==> flow/design.v <==
module up_down_counter(
  input clk,
  input reset,
  input in,
  output[5:0] cc
);
reg[5:0]counter;
always @(posedge clk or posedge reset)
begin
  if(reset)
   counter <= 0;
  else begin
   if(counter==50 && in )
    counter <=50;
   else if(counter==0 && !in )
    counter <=0;
   else begin
    if(in)
     counter <= counter + 1;
    else 
     counter <= counter - 1;
   end
  end
end
assign cc=counter;
endmodule
module up_down_counter_testbench();
 wire clk; reg reset,in; wire [5:0] counter;
 up_down_counter dut(clk, reset,in, counter);
initial begin
  in = 0;reset = 1;#100;  
  in = 0;reset = 0;#100;  
  in = 1;reset = 0;#100;  
  in = 1;reset = 0;#100;  
  in = 0;reset = 0;#100;  
  in = 1;reset = 0;#100;  
end
endmodule
## From RTL to reports: up_down_counter

Tool output for the design above, in the order of the flow.
Lines are those of the file above, counted from 1.
Library cell names are shortened.
The mark - stands for no value.

| inputs | value |
|---|---|
| design top | up_down_counter |
| clock port | clk |
| standard-cell library | sky130hd |
| library corner | tt_025C_1v80 |

## Word-level counts

Counts by Yosys on the flattened word-level netlist (proc, flatten, opt, wreduce; memories kept). Register bits leave out memories and registers merged into their read ports (data or address); mux counts leave out enables and synchronous resets folded into registers. Print and check cells are left out. Cells with the same type and inputs are merged into one.

| bit counts | value |
|---|---|
| register bits | 6 |
| input port bits | 3 |
| output and inout bits | 6 |
| word-level cells | 11 |

| cells by class | value |
|---|---|
| add/sub/neg operators | 2 |
| equality and inequality tests | 1 |
| mux-type cells | 3 |
| reductions and logical operators | 4 |

Operators with widths:

| operator | number |
|---|---|
| 6-bit 2-to-1 mux | 3 |
| 6-bit by 1-bit adder with 6-bit output (second input constant) | 1 |
| 6-bit by 1-bit subtractor with 6-bit output (second input constant) | 1 |
| 6-bit == test (second input constant) | 1 |
| 6-bit zero test | 1 |
| 1-bit logical AND | 2 |
| 1-bit zero test | 1 |

## Depth

Depth = most cells in a row (Yosys ltp): at word level without a register or memory, in the mapped netlist without a sequential cell, where the memories' decode and read muxes count.

| logic depth | value |
|---|---|
| word-level depth | 4 |
| ABC_AREA | 0 |
| depth in mapped cells | 8 |
| depth with buffers taken out | 7 |

## After synthesis

The flow's flattened synthesis, as Yosys stat reports it; memories are mapped. The netlist is that of the ABC_AREA named above (0 if unset); the other value can give another one.

| synthesis totals | value |
|---|---|
| cell count | 56 |
| synthesis area | 488.0 um^2 |
| sequential part of the area | 150.1 um^2 |
| flip-flop cells | 6 |
| buffer cells | 2 |

Cells by type:

| cell | number |
|---|---|
| dfrtp_1 | 6 |
| ha_1 | 4 |
| a211oi_2 | 2 |
| nor4_4 | 1 |
| fa_1 | 1 |
| nor3_1 | 4 |
| o21ai_0 | 4 |
| inv_1 | 5 |
| nand2_1 | 5 |
| a21oi_1 | 3 |
| nor2_1 | 4 |
| o21a_1 | 2 |
| nand4_1 | 2 |
| nor2b_1 | 2 |
| a21o_2 | 1 |
| a31o_1 | 1 |
| a211oi_1 | 1 |
| a21boi_0 | 1 |

Not listed: further types 6, cells in them 7.

## Timing after synthesis

Source: OpenSTA report_checks on the synthesized netlist (no wires, ideal clock, input and output delay 20% of the period each), path of least setup slack; recovery checks are left aside. Register names are those of the netlist, which keeps one name where synthesis merged equal registers.

| timing post-synthesis | value |
|---|---|
| path type | input -> register |
| start point | in in |
| end point | reg counter[5] |
| period | 2.79 ns |
| input delay | 0.558 ns |
| library setup time | 0.087 ns |
| arrival | 2.223 ns |
| required time | 2.703 ns |
| setup slack | 0.481 ns |
| path delay | 1.752 ns |
| stages on the path | 8 |
| path buffers | 1 |
| synthesis period reached | 2.309 ns |

"path delay" is the arrival time less input delay plus setup time.
"stages on the path": output pins that drive a net of the path, with the launching flip-flop's if there is one; two outputs of one cell count as two.
"synthesis period reached" = period - worst setup slack (recovery checks aside). The figure is calculated, with input and output delays left at 20% of the set period.
The rows between start and end are the longest chain of elaborated cells between them; the timing report does not say that the signal goes this way. Where chains are equally long, one stands for them.
Each line given opens the expression or statement behind the cell; cells for indexed reads and writes are added by Yosys, which also makes memories of some case tables.
At most two assigning lines are given for a register; there are more.

| on the way, post-synthesis | value |
|---|---|
| cells stage by stage | clkbuf_1 > inv_1 > ha_1 > a211oi_2 > o21ai_1 > a21o_1 > a31o_1 > a211oi_2 |
| cells in the longest elaborated chain | 4 |

RTL lines, path post-synthesis:

| element | RTL line | RTL |
|---|---|---|
| start: declaration | 4 | `input in,` |
| 1-bit zero test | 15 | `else if(counter==0 && !in )` |
| 1-bit logical AND | 15 |  |
| 6-bit 2-to-1 mux | 15 |  |
| 6-bit 2-to-1 mux | 13 | `if(counter==50 && in )` |
| end: assignment | 19 | `counter <= counter + 1;` |
| end: assignment | 21 | `counter <= counter - 1;` |
| end: declaration | 7 | `reg[5:0]counter;` |

## Timing after layout

Path of least setup slack in the final report of job 2 (OpenROAD, finished layout, wires in). Where an end is a register, its clock arrival counts in the times.

| timing post-layout | value |
|---|---|
| path type | input -> register |
| start point | in in |
| end point | reg counter[5] |
| period | 4.46 ns |
| input delay | 0.89 ns |
| library setup time | 0.08 ns |
| arrival | 3.19 ns |
| required time | 4.62 ns |
| setup slack | 1.43 ns |
| stages on the path | 8 |
| path buffers | 1 |

The rows between start and end are the longest chain of elaborated cells between them; the timing report does not say that the signal goes this way. Where chains are equally long, one stands for them.
At most two assigning lines are given for a register; there are more.

| on the way, post-layout | value |
|---|---|
| cells stage by stage | clkdlybuf4s50_1 > inv_1 > ha_1 > o21ai_0 > o21ai_1 > a21o_1 > a31o_1 > a211oi_2 |
| cells in the longest elaborated chain | 4 |

RTL lines, path post-layout:

| element | RTL line | RTL |
|---|---|---|
| start: declaration | 4 | `input in,` |
| 1-bit zero test | 15 | `else if(counter==0 && !in )` |
| 1-bit logical AND | 15 |  |
| 6-bit 2-to-1 mux | 15 |  |
| 6-bit 2-to-1 mux | 13 | `if(counter==50 && in )` |
| end: assignment | 19 | `counter <= counter + 1;` |
| end: assignment | 21 | `counter <= counter - 1;` |
| end: declaration | 7 | `reg[5:0]counter;` |

--- measured runs ---
Top module up_down_counter; platform sky130hd; tools Yosys and OpenROAD; 2 stored runs in no particular order. Input and output delays are each 20% of the period that was set; the output load is 0.01 pF.
"critical path time" is the time allowed to the run's worst setup path (the clock period less input and output delay, where it has them) less its slack. Clock arrival times count: a late capture clock shortens it, a late launch clock lengthens it.

#### Job 1

| setting | value |
|---|---|
| period_ns | `2.88` |
| CORE_UTILIZATION | `56` |
| SETUP_SLACK_MARGIN | `0.52` |
| PLACE_DENSITY_LB_ADDON | `0.22` |
| CELL_PAD_IN_SITES_DETAIL_PLACEMENT | `0` |
| TNS_END_PERCENT | `30` |
| CTS_CLUSTER_SIZE | `36` |
| CAP_MARGIN | `20` |
| CORE_MARGIN | `2` |
| SLEW_MARGIN | `20` |

No results, floorplanning failed with PDN-0185.

#### Job 2

| setting | value |
|---|---|
| period_ns | `4.46` |
| CORE_UTILIZATION | `39` |
| SETUP_SLACK_MARGIN | `-0.33` |
| PLACE_DENSITY_LB_ADDON | `0.03` |
| CORE_MARGIN | `6` |
| CELL_PAD_IN_SITES_DETAIL_PLACEMENT | `1` |
| ABC_AREA | `0` |
| CAP_MARGIN | `5` |
| MAX_ROUTING_LAYER | `met5` |
| SLEW_MARGIN | `20` |

| result | value |
|---|---|
| mapped cell area after synthesis | 488.0 um^2 |
| area of the die | 2243.9 um^2 |
| standard-cell area of the final layout | 600.6 um^2 |
| worst slack on setup checks | 1.434 ns |
| setup TNS | 0.000 ns |
| worst hold slack after layout | 0.573 ns |
| critical path time | 2.13 ns |
| worst setup path type | input -> register |
--- end ---
