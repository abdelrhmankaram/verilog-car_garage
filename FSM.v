==> flow/design.v <==
module FSM(Open_Button,reset,car_in_out,internal,status);
	input Open_Button, reset, car_in_out;
 	output reg status; 
	output reg [5:0] internal; 
 reg [1:0] stat; 
 parameter s0=0,s1=1,s2=2,s3=3; 
 always @(posedge Open_Button or posedge reset) begin
  if(reset) begin
   stat<=s0;
   internal<=6'b0;  
  end  
  else begin 
   case(stat)
     s0:if(car_in_out) begin
                       stat<=s1; internal<=internal+1; status<=0;
		    end
       else stat<=s0;
     s1:if(car_in_out==1 && internal<49) begin
				      stat<=s1; internal<=internal+1; status<=0;
				      end
        else if(car_in_out && internal==49) begin
					     stat<=s3; internal<=50; status<=1;
					     end
        else if(car_in_out==0) begin
			      stat<=s2; internal<=internal-1; status<=0;
			      end
     s2:if(!car_in_out && internal>1) begin
				      stat<=s2; internal<=internal-1;status<=0;
				      end
        else if(!car_in_out && internal==1) begin
					    stat<=s0; internal<=0; status<=0;
					    end
        else if(car_in_out) begin
			    stat<=s1; internal<=internal+1; if(internal==50)begin status<=1;stat<=3; end else status<=0; 
			    end
     s3:if(car_in_out) begin
		       stat<=s3;internal<=50; status<=1;
		       end
        else if(!car_in_out) begin
			     stat<=s2;internal<=internal-1; status<=0;
			     end
     endcase
  end
 end 
endmodule
module FSM_tb();
	wire btn;reg reset,in;wire[5:0] count;wire st;
FSM s(btn,reset,in,count,st);
initial begin
	reset=1;in=1;#100; 
	reset=0;in=1;#100; 
	reset=0;in=1;#100; 
	reset=0;in=0;#100; 
	reset=1;in=1;#100; 
	reset=0;in=1;#100; 
end
endmodule
### Tool chain data of FSM

Tool output for the design above, in the order of the flow.
Lines are those of the file above, counted from 1.
Operators carry their Yosys type and port widths (W data, S select, Z words).
Library cell names are shortened.
A cell with n/a has no value.

* top module: FSM
* clock port: Open_Button
* cell library: sky130hd
* timing corner: tt_025C_1v80

### Word level

Counts by Yosys on the flattened word-level netlist (proc, flatten, opt, wreduce; memories kept). Register bits leave out memories and registers merged into their read ports (data or address). Print and check cells are left out.

* flip-flop bits (word level): 9
* input bits: 3
* output and inout bits: 7
* word-level cells: 55

* $add $sub $neg: 2
* order comparisons: 2
* eq/ne operators: 9
* multiplexer cells: 28
* bitwise operators: 1
* reduce/logical cells: 10

Operators with widths (number)
* $mux W6: 7
* $pmux W6 S4: 1
* $mux W2: 7
* $eq A6 B6 Y1 const B: 2
* $mux W1: 11
* $ne A4 B4 Y1 const B: 2
* $pmux W2 S4: 1
* $add A6 B1 Y6 const B: 1
* $sub A6 B1 Y6 const B: 1
* $gt A6 B1 Y1 const B: 1
* $eq A6 B1 Y1 const B: 1
* $lt A6 B6 Y1 const B: 1
* $reduce_and A5 Y1: 1
* $logic_and A1 B1 Y1: 4
* $eq A2 B2 Y1 const B: 2
* $reduce_bool A4 Y1: 1
* $pmux W1 S4: 1
* $reduce_and A3 Y1: 1
* $eq A2 B1 Y1 const B: 1
* $ne A2 B2 Y1 const B: 1
* $logic_not A2 Y1: 1
* $reduce_and A2 Y1: 1
* $not A1 Y1: 1
* $logic_not A1 Y1: 1

### Depth

Longest topological path by Yosys (ltp), each cell counted once; first at word level (registers and memories cut), then after technology mapping (sequential cells cut; the memories' decode and read muxes count).

* word-level depth: 6
* ABC_AREA: 0
* mapped depth: 7
* mapped depth without buffers: 7

### After synthesis

Yosys stat after the flow's synthesis: flattened, memories mapped to cells. It holds for the ABC_AREA given above (unset counts as 0); a run with the other value may have another netlist.
Totals and module areas in this step are rounded.

Cells by type
* dfrtp_1: number 9, total area 225.216 sq um
* ha_1: number 5, total area 62.56 sq um
* a21oi_1: number 10, total area 50.048 sq um
* nand2_1: number 12, total area 45.043 sq um
* nor2_1: number 10, total area 37.536 sq um
* xnor2_1: number 4, total area 35.034 sq um
* buf_2: number 6, total area 30.029 sq um
* edfxtp_1: number 1, total area 30.029 sq um
* inv_1: number 8, total area 30.029 sq um
* dfstp_2: number 1, total area 26.275 sq um
* a31oi_1: number 4, total area 25.024 sq um
* nand3_1: number 5, total area 25.024 sq um
* o21ai_0: number 5, total area 25.024 sq um
* o21a_1: number 3, total area 22.522 sq um
* o211ai_4: number 1, total area 21.27 sq um
* nand4_1: number 3, total area 18.768 sq um
* a221oi_1: number 2, total area 17.517 sq um
* o41ai_2: number 1, total area 16.266 sq um

Other cell types: 30; their cells: 38.

* cell count: 128
* chip area (Yosys): 1040 sq um
* sequential part of the area: 282 sq um
* flip-flops: 11
* buffer cells: 8

### Timing after synthesis

Source: OpenSTA report_checks on the synthesized netlist (no wires, ideal clock, input and output delay 20% of the period each), path of least setup slack; recovery checks are left aside. Register names are those of the netlist, which keeps one name where synthesis merged equal registers.

* kind: register to register
* from: register internal[0]
* to: register internal[2]
* period: 2310 ps
* library setup time: 78 ps
* time at the first pin: 0 ps
* arrival: 1898 ps
* data required time: 2232 ps
* path slack: 334 ps
* delay of the path: 1976 ps
* stages: 8
* buffers on the path: 0
* synthesis period reached: 1976 ps

"delay of the path" is the arrival time less input delay plus setup time.
"stages": output pins that drive a net of the path, with the launching flip-flop's if there is one; two outputs of one cell count as two.
"synthesis period reached" = period - worst setup slack (recovery checks aside). The figure is calculated, with input and output delays left at 20% of the set period.
The rows between start and end are the longest chain of elaborated cells between them; the timing report does not say that the signal goes this way. Where chains are equally long, one stands for them.
A line is the first line of the expression or statement that the cell stems from. Yosys adds cells for indexed reads and writes and turns some case tables into memories.
A register here has more assigning lines than the two given.

* cells stage by stage: dfrtp_1 -> inv_1 -> ha_1 -> or2_2 -> a41oi_1 -> a21boi_0 -> a311oi_1 -> a21oi_1
* cells in the longest elaborated chain: 5
* elaborated cells on any way between the ends: 20
* classes of those cells: add/sub: 2; compare: 2; eq/ne: 3; mux: 8; reduce/logical: 5

Ends and longest elaborated chain, after synthesis
* start: declaration: line 4 `output reg [5:0] internal;`
* start: assignment: line 10 `internal<=6'b0;`
* start: assignment: line 15 `stat<=s1; internal<=internal+1; status<=0;`
* $add A6 B1 Y6: line 34 `stat<=s1; internal<=internal+1; if(internal==50)begin status<=1;stat<=3; end else status<=0;`
* $mux W6: line 33 `else if(car_in_out) begin`
* $mux W6: line 30 `else if(!car_in_out && internal==1) begin`
* $mux W6: line 27 `s2:if(!car_in_out && internal>1) begin`
* $pmux W6 S4: line 13 `case(stat)`
* end: assignment: line 10
* end: assignment: line 15
* end: declaration: line 4

### Path in the finished layout

Path of least setup slack in the final report of entry A (OpenROAD, finished layout, wires in). Where an end is a register, its clock arrival counts in the times.
The path's times are printed in steps of 10 ps; the period is the one set.

* kind: register to register
* from: register internal[1]
* to: register internal[2]
* period: 2680 ps
* library setup time: 70 ps
* time at the first pin: 230 ps
* arrival: 2470 ps
* data required time: 2850 ps
* path slack: 380 ps
* stages: 8
* buffers on the path: 0

The rows between start and end are the longest chain of elaborated cells between them; the timing report does not say that the signal goes this way. Where chains are equally long, one stands for them.
A register here has more assigning lines than the two given.

* cells stage by stage: dfrtp_1 -> inv_1 -> ha_1 -> or2_2 -> a41oi_1 -> a21boi_0 -> a311oi_1 -> a21oi_1
* cells in the longest elaborated chain: 5
* elaborated cells on any way between the ends: 20
* classes of those cells: add/sub: 2; compare: 2; eq/ne: 3; mux: 8; reduce/logical: 5

Ends and longest elaborated chain, post-layout
* start: declaration: line 4 `output reg [5:0] internal;`
* start: assignment: line 10 `internal<=6'b0;`
* start: assignment: line 15 `stat<=s1; internal<=internal+1; status<=0;`
* $add A6 B1 Y6: line 34 `stat<=s1; internal<=internal+1; if(internal==50)begin status<=1;stat<=3; end else status<=0;`
* $mux W6: line 33 `else if(car_in_out) begin`
* $mux W6: line 30 `else if(!car_in_out && internal==1) begin`
* $mux W6: line 27 `s2:if(!car_in_out && internal>1) begin`
* $pmux W6 S4: line 13 `case(stat)`
* end: assignment: line 10
* end: assignment: line 15
* end: declaration: line 4

Measured data: module FSM, platform sky130hd, 2 stored runs of the flow under differing settings, order arbitrary. Input and output delays are each 20% of the period that was set; the output load is 0.01 pF.
By "critical path time" is meant the share of the clock period that the worst setup path is allowed (20% is reserved at inputs, 20% at outputs), minus its slack. Clock arrival times at its registers enter into it.
By "total power of the final layout" is meant OpenSTA's value without simulated activity: inputs other than the clock are taken to toggle once in ten clock periods, and the tool carries that through the logic.
"critical path time" is known to 10 ps.
The measured numbers are rounded.

### Entry A

Settings: `period_ns=2.68`, `CORE_UTILIZATION=26`, `CORE_MARGIN=6`, `CELL_PAD_IN_SITES_GLOBAL_PLACEMENT=3`, `ABC_AREA=0`, `CTS_CLUSTER_DIAMETER=275`, `CAP_MARGIN=0`, `SLEW_MARGIN=20`

- Area of the standard cells in the finished layout: 1220 sq um
- Chip area after synthesis (Yosys): 1040 sq um
- Lowest setup slack: 377 ps
- Overall die area: 5650 sq um
- Total power of the final layout: 0.00125 W
- Critical path time: 2300 ps
- Worst setup path kind: register to register
- Total negative setup slack: 0 ps

### Entry B

Settings: `period_ns=2.19`, `CORE_UTILIZATION=17`, `PLACE_DENSITY_LB_ADDON=0.03`, `CELL_PAD_IN_SITES_GLOBAL_PLACEMENT=1`, `TNS_END_PERCENT=55`, `GPL_TIMING_DRIVEN=0`, `CTS_CLUSTER_DIAMETER=201`, `CAP_MARGIN=10`, `MAX_ROUTING_LAYER=met5`, `CORE_MARGIN=2`, `SLEW_MARGIN=20`

- Area of the standard cells in the finished layout: 1270 sq um
- Chip area after synthesis (Yosys): 1040 sq um
- Lowest setup slack: 160 ps
- Overall die area: 6740 sq um
- Total power of the final layout: 0.0016 W
- Critical path time: 2030 ps
- Worst setup path kind: register to register
- Total negative setup slack: 0 ps
